==> flow/design.v <==
module down_width_conv #
(
    parameter DIN_WIDTH  = 32,
    parameter DOUT_WIDTH = 8
)
(
    input   wire                            clk,
    input   wire                            cen,
    input   wire                            rstn,
    input   wire    [DIN_WIDTH - 1:0]       din,
    input   wire    [DIN_WIDTH/8 - 1:0]     din_strb,
    input   wire                            din_last,
    input   wire                            din_valid,
    output  reg                             din_ready,
    output  reg     [DOUT_WIDTH - 1:0]      dout,
    output  reg     [DOUT_WIDTH/8 - 1:0]    dout_strb,
    output  reg                             dout_last,
    output  reg                             dout_valid,
    input   wire                            dout_ready
);
    generate
        if ((DIN_WIDTH  < 1)                ||
            (DOUT_WIDTH < 1)                ||
            ((DOUT_WIDTH % 8) != 0)         ||
            ((DIN_WIDTH  % 8) != 0)         ||
            (DIN_WIDTH <= DOUT_WIDTH)       ||
            ((DIN_WIDTH % DOUT_WIDTH) != 0)) begin
            INVALID_PARAMETER invalid_parameters_msg();
        end
    endgenerate
    function integer clog2;
        input integer value;
        integer i;
        begin
            clog2 = 0;
            for (i = 0; 2**i < value; i = i + 1) begin
                clog2 = i + 1;
            end
        end
    endfunction
    localparam  WIDTH_RATIO = DIN_WIDTH / DOUT_WIDTH;
    localparam  DATA_CNT_WIDTH = clog2(WIDTH_RATIO);
    reg     [DATA_CNT_WIDTH - 1:0]  data_cnt;
    reg     [DIN_WIDTH - 1:0]       temp_din;
    reg     [DIN_WIDTH/8 - 1:0]     temp_strb;
    reg     [WIDTH_RATIO - 1:0]     temp_last;
    reg                             temp_valid;
    wire [3:0] state = {din_valid, din_ready, dout_valid, dout_ready};
    always @(posedge clk or negedge rstn) begin
        if (~rstn) begin
            din_ready   <= 1'b0;
            dout_valid  <= 1'b0;
            data_cnt    <= {DATA_CNT_WIDTH{1'b0}};
            dout        <= {DOUT_WIDTH{1'b0}};
            dout_strb   <= {DOUT_WIDTH/8{1'b0}};
            dout_last   <= 1'b0;
            temp_din    <= {DOUT_WIDTH{1'b0}};
            temp_strb   <= {DOUT_WIDTH/8{1'b0}};
            temp_last   <= 1'b0;
            temp_valid  <= 1'b0;
        end else begin
            if (cen) begin
                case (4'b1111)
                    {~din_valid, ~din_ready, ~dout_valid, ~dout_ready},
                    {~din_valid, ~din_ready, ~dout_valid,  dout_ready},
                    { din_valid, ~din_ready, ~dout_valid, ~dout_ready},
                    { din_valid, ~din_ready, ~dout_valid,  dout_ready}: begin
                        din_ready <= 1'b1;
                    end
                    { din_valid,  din_ready, ~dout_valid, ~dout_ready},
                    { din_valid,  din_ready, ~dout_valid,  dout_ready},
                    { din_valid,  din_ready,  dout_valid,  dout_ready}: begin
                        dout       <= din[0 +: DOUT_WIDTH];
                        dout_strb  <= din_strb[0 +: DOUT_WIDTH/8];
                        dout_last  <= 1'b0;
                        temp_din   <= din >> DOUT_WIDTH;
                        temp_strb  <= din_strb >> (DOUT_WIDTH/8);
                        temp_last  <= {din_last, {WIDTH_RATIO - 1{1'b0}}} >> 1'b1;
                        data_cnt   <= {DATA_CNT_WIDTH{1'b0}};
                        din_ready  <= 1'b0;
                        dout_valid <= 1'b1;
                    end
                    {~din_valid, ~din_ready,  dout_valid,  dout_ready},
                    { din_valid, ~din_ready,  dout_valid,  dout_ready}: begin
                        dout       <= temp_din [0 +: DOUT_WIDTH];
                        dout_strb  <= temp_strb[0 +: DOUT_WIDTH/8];
                        dout_last  <= temp_last[0];
                        temp_din   <= temp_din  >> DOUT_WIDTH;
                        temp_strb  <= temp_strb >> (DOUT_WIDTH/8);
                        temp_last  <= temp_last >> 1'b1;
                        data_cnt   <= (data_cnt == (WIDTH_RATIO - 1))? {DATA_CNT_WIDTH{1'b0}} : data_cnt + 1'b1;
                        dout_valid <= (data_cnt == (WIDTH_RATIO - 1))? temp_valid : 1'b1;
                        din_ready  <= (data_cnt == (WIDTH_RATIO - 2))? 1'b1 : 1'b0;
                        temp_valid <= 1'b0;
                    end
                    {~din_valid,  din_ready,  dout_valid,  dout_ready}: begin
                        dout_valid <= 1'b0;
                    end
                    { din_valid,  din_ready,  dout_valid, ~dout_ready}: begin
                        temp_din   <= din;
                        temp_strb  <= din_strb;
                        temp_last  <= {din_last, {WIDTH_RATIO - 1{1'b0}}};
                        temp_valid <= 1'b1;
                        din_ready  <= 1'b0;
                    end
                    {~din_valid, ~din_ready,  dout_valid, ~dout_ready},
                    { din_valid, ~din_ready,  dout_valid, ~dout_ready},
                    {~din_valid,  din_ready,  dout_valid, ~dout_ready},
                    {~din_valid,  din_ready, ~dout_valid, ~dout_ready},
                    {~din_valid,  din_ready, ~dout_valid,  dout_ready}: begin
                    end
                endcase
            end
        end
    end
endmodule
### Tool chain data of down_width_conv

Tool output for the design above, in the order of the flow.
Lines are those of the file above, counted from 1.
Cell names lack the library's common part.
The mark -- stands for no value.

* design top: down_width_conv
* clock input: clk
* cell library: sky130hd
* library corner: tt_025C_1v80

### Word level

Source: Yosys, flattened and elaborated, memories not mapped. Widths are those after wreduce. Registers that Yosys merges into a memory's read port (data or address) are not register bits. Print and check cells do not count. Equal cells are merged and count once.

* bits in writable memories: 0
* clocked read ports x word width: 0
* register bits after elaboration: 55
* input port bits: 42
* bits in latches: 0
* memories: 0
* memory bits (read-only): 0

* equality and inequality tests: 16
* order comparisons: 0
* add/subtract/negate cells: 1
* multiplexer cells: 34
* $mul: 0
* divide/modulo/power cells: 0
* shift-type cells: 0
* bitwise operators: 6
* reduce/logical cells: 13

Operators with widths (count)
* two-way mux 32 bit: 4
* equality test 4 bit (first input constant): 11
* two-way mux 4 bit: 8
* two-way mux 1 bit: 17
* two-way mux 8 bit: 2
* AND reduction 3 bit: 3
* inverter 1 bit: 6
* nonzero test 3 bit: 2
* two-way mux 2 bit: 3
* AND reduction 5 bit: 1
* equality test 2 bit (second input constant): 2
* nonzero test 2 bit: 2
* != test 4 x 3 -> 1 bit (second input constant): 1
* AND reduction 4 bit: 1
* nonzero test 4 bit: 1
* OR reduction 4 bit: 1
* != test 3 x 2 -> 1 bit (second input constant): 1
* OR reduction 3 bit: 1
* adder 2 x 1 -> 2 bit (second input constant): 1
* != test 2 bit (second input constant): 1
* OR reduction 2 bit: 1

### Longest topological paths

Depth = most cells in a row (Yosys ltp): at word level without a register or memory, in the mapped netlist without a sequential cell, where the memories' decode and read muxes count.

* depth after elaboration: 7
* ABC_AREA: 0
* mapped depth: 6
* mapped depth without buffers: 5

### Netlist

Yosys stat after the flow's synthesis: flattened, memories mapped to cells. It holds for the ABC_AREA given above (unset counts as 0); a run with the other value may have another netlist.
The area totals of this step are shown rounded.

* cells in the netlist: 407
* mapped area: 3710 um^2
* mapped flip-flops: 55
* area of sequential cells: 1380 um^2

Cell types (count)
* dfrtp_1: 55
* o21ai_0: 66
* a32o_1: 29
* and3b_1: 28
* o32ai_1: 27
* nor3b_1: 26
* nor2b_1: 29
* a31oi_1: 20
* nor2_1: 28
* buf_2: 18
* a22o_1: 10
* clkbuf_1: 23
* buf_6: 6
* nand3_1: 10
* mux2_4: 2
* ha_1: 2
* mux2i_1: 2
* buf_4: 2

Not listed: further types 16, cells in them 24.

### Path before layout

Source: OpenSTA report_checks on the synthesized netlist (no wires, ideal clock, input and output delay 20% of the period each), path of least setup slack; recovery checks are left aside. Register names are those of the netlist, which keeps one name where synthesis merged equal registers.

* path kind: register to register
* start point: register din_ready
* end point: register temp_din[14]
* buffers on the path: 3
* period: 2240 ps
* setup slack: 744 ps
* arrival: 1375 ps
* library setup time: 122 ps
* time at the first pin: 0 ps
* delay of the path: 1497 ps
* required time: 2118 ps
* driving pins on the path: 7
* period reached after synthesis: 1496 ps

"delay of the path" is the arrival time less input delay plus setup time.
"driving pins on the path" counts driving pins, that of a launching flip-flop among them; a cell with two outputs on the path counts twice.
"period reached after synthesis" = period - worst setup slack (recovery checks aside). The figure is calculated, with input and output delays left at 20% of the set period.
Between the ends stands the longest chain of elaborated cells between them, by number of cells; it is not shown to be the way that was timed. Of several equally long chains one is given.
A line is the first line of the expression or statement that the cell stems from. Yosys adds cells for indexed reads and writes and turns some case tables into memories.
A register here has more assigning lines than the two given.

* path through: dfrtp_1 buf_6 buf_2 buf_4 nor3b_1 o32ai_1 a32o_1
* cells in the longest elaborated chain: 5

RTL lines, path after synthesis
* from (decl): line 14 `output  reg                             din_ready,`
* from (assign): line 51 `din_ready   <= 1'b0;`
* from (assign): line 93 `din_ready  <= (data_cnt == (WIDTH_RATIO - 2))? 1'b1 : 1'b0;`
* equality test 4 bit: line 63 `case (4'b1111)`
* two-way mux 32 bit x4: line 63
* to (assign): line 76 `temp_din   <= din >> DOUT_WIDTH;`
* to (assign): line 88 `temp_din   <= temp_din  >> DOUT_WIDTH;`
* to (decl): line 44 `reg     [DIN_WIDTH - 1:0]       temp_din;`

### Path in the finished layout

From the final timing report of flow run 1: the path of least setup slack in the routed layout; clock arrival at registers is part of the times.
The report prints the path's times to 10 ps; the period is as set.

* path kind: register to register
* start point: register din_ready
* end point: register temp_din[19]
* library setup time: 60 ps
* arrival: 1790 ps
* driving pins on the path: 6
* required time: 1260 ps
* time at the first pin: 300 ps
* buffers on the path: 2
* period: 1030 ps
* setup slack: -520 ps

Between the ends stands the longest chain of elaborated cells between them, by number of cells; it is not shown to be the way that was timed. Of several equally long chains one is given.
A register here has more assigning lines than the two given.

* path through: dfrtp_2 buf_12 buf_16 and3b_1 o32ai_2 a32o_1
* cells in the longest elaborated chain: 5

RTL lines, path after layout
* from (decl): line 14 `output  reg                             din_ready,`
* from (assign): line 51 `din_ready   <= 1'b0;`
* from (assign): line 93 `din_ready  <= (data_cnt == (WIDTH_RATIO - 2))? 1'b1 : 1'b0;`
* equality test 4 bit: line 63 `case (4'b1111)`
* two-way mux 32 bit x4: line 63
* to (assign): line 76 `temp_din   <= din >> DOUT_WIDTH;`
* to (assign): line 88 `temp_din   <= temp_din  >> DOUT_WIDTH;`
* to (decl): line 44 `reg     [DIN_WIDTH - 1:0]       temp_din;`

Module down_width_conv, platform sky130hd: 2 stored runs of the flow (Yosys, OpenROAD) with differing settings, in no particular order. Input and output delays are each 20% of the period that was set; the output load is 0.01 pF.
"achieved clock period" means the clock period less the worst setup slack. The figure is calculated, with input and output delays left at 20% of the set period.
"overall power" rests on the timing tool's default activity at the inputs, not on a simulated workload.
Results are given in rounded form.

### Flow run 1

Settings: `period_ns=1.03`, `CORE_UTILIZATION=41`, `SETUP_SLACK_MARGIN=0.21`, `CORE_ASPECT_RATIO=0.59`, `CELL_PAD_IN_SITES_DETAIL_PLACEMENT=1`, `GPL_ROUTABILITY_DRIVEN=1`, `CTS_CLUSTER_DIAMETER=43`, `CAP_MARGIN=5`, `SLEW_MARGIN=40`, `MAX_ROUTING_LAYER=met4`, `CORE_MARGIN=2`

- Chip area after synthesis (Yosys): 3710 um^2
- Area of the die: 9860 um^2
- Standard-cell area of the final layout: 5600 um^2
- Lowest setup slack: -521 ps
- Final setup TNS: -25700 ps
- Overall power: 14900 µW
- Achieved clock period: 1551 ps

### Flow run 2

Settings: `period_ns=1.73`, `CORE_UTILIZATION=22`, `SETUP_SLACK_MARGIN=-0.02`, `PLACE_DENSITY=0.77`, `CELL_PAD_IN_SITES_GLOBAL_PLACEMENT=1`, `CELL_PAD_IN_SITES_DETAIL_PLACEMENT=1`, `TNS_END_PERCENT=10`, `ABC_AREA=0`, `GPL_TIMING_DRIVEN=1`, `CAP_MARGIN=30`, `CORE_MARGIN=2`, `SLEW_MARGIN=20`

- Chip area after synthesis (Yosys): 3710 um^2
- Area of the die: 17900 um^2
- Standard-cell area of the final layout: 4820 um^2
- Lowest setup slack: 48 ps
- Final setup TNS: 0 ps
- Overall power: 7170 µW
- Achieved clock period: 1682 ps
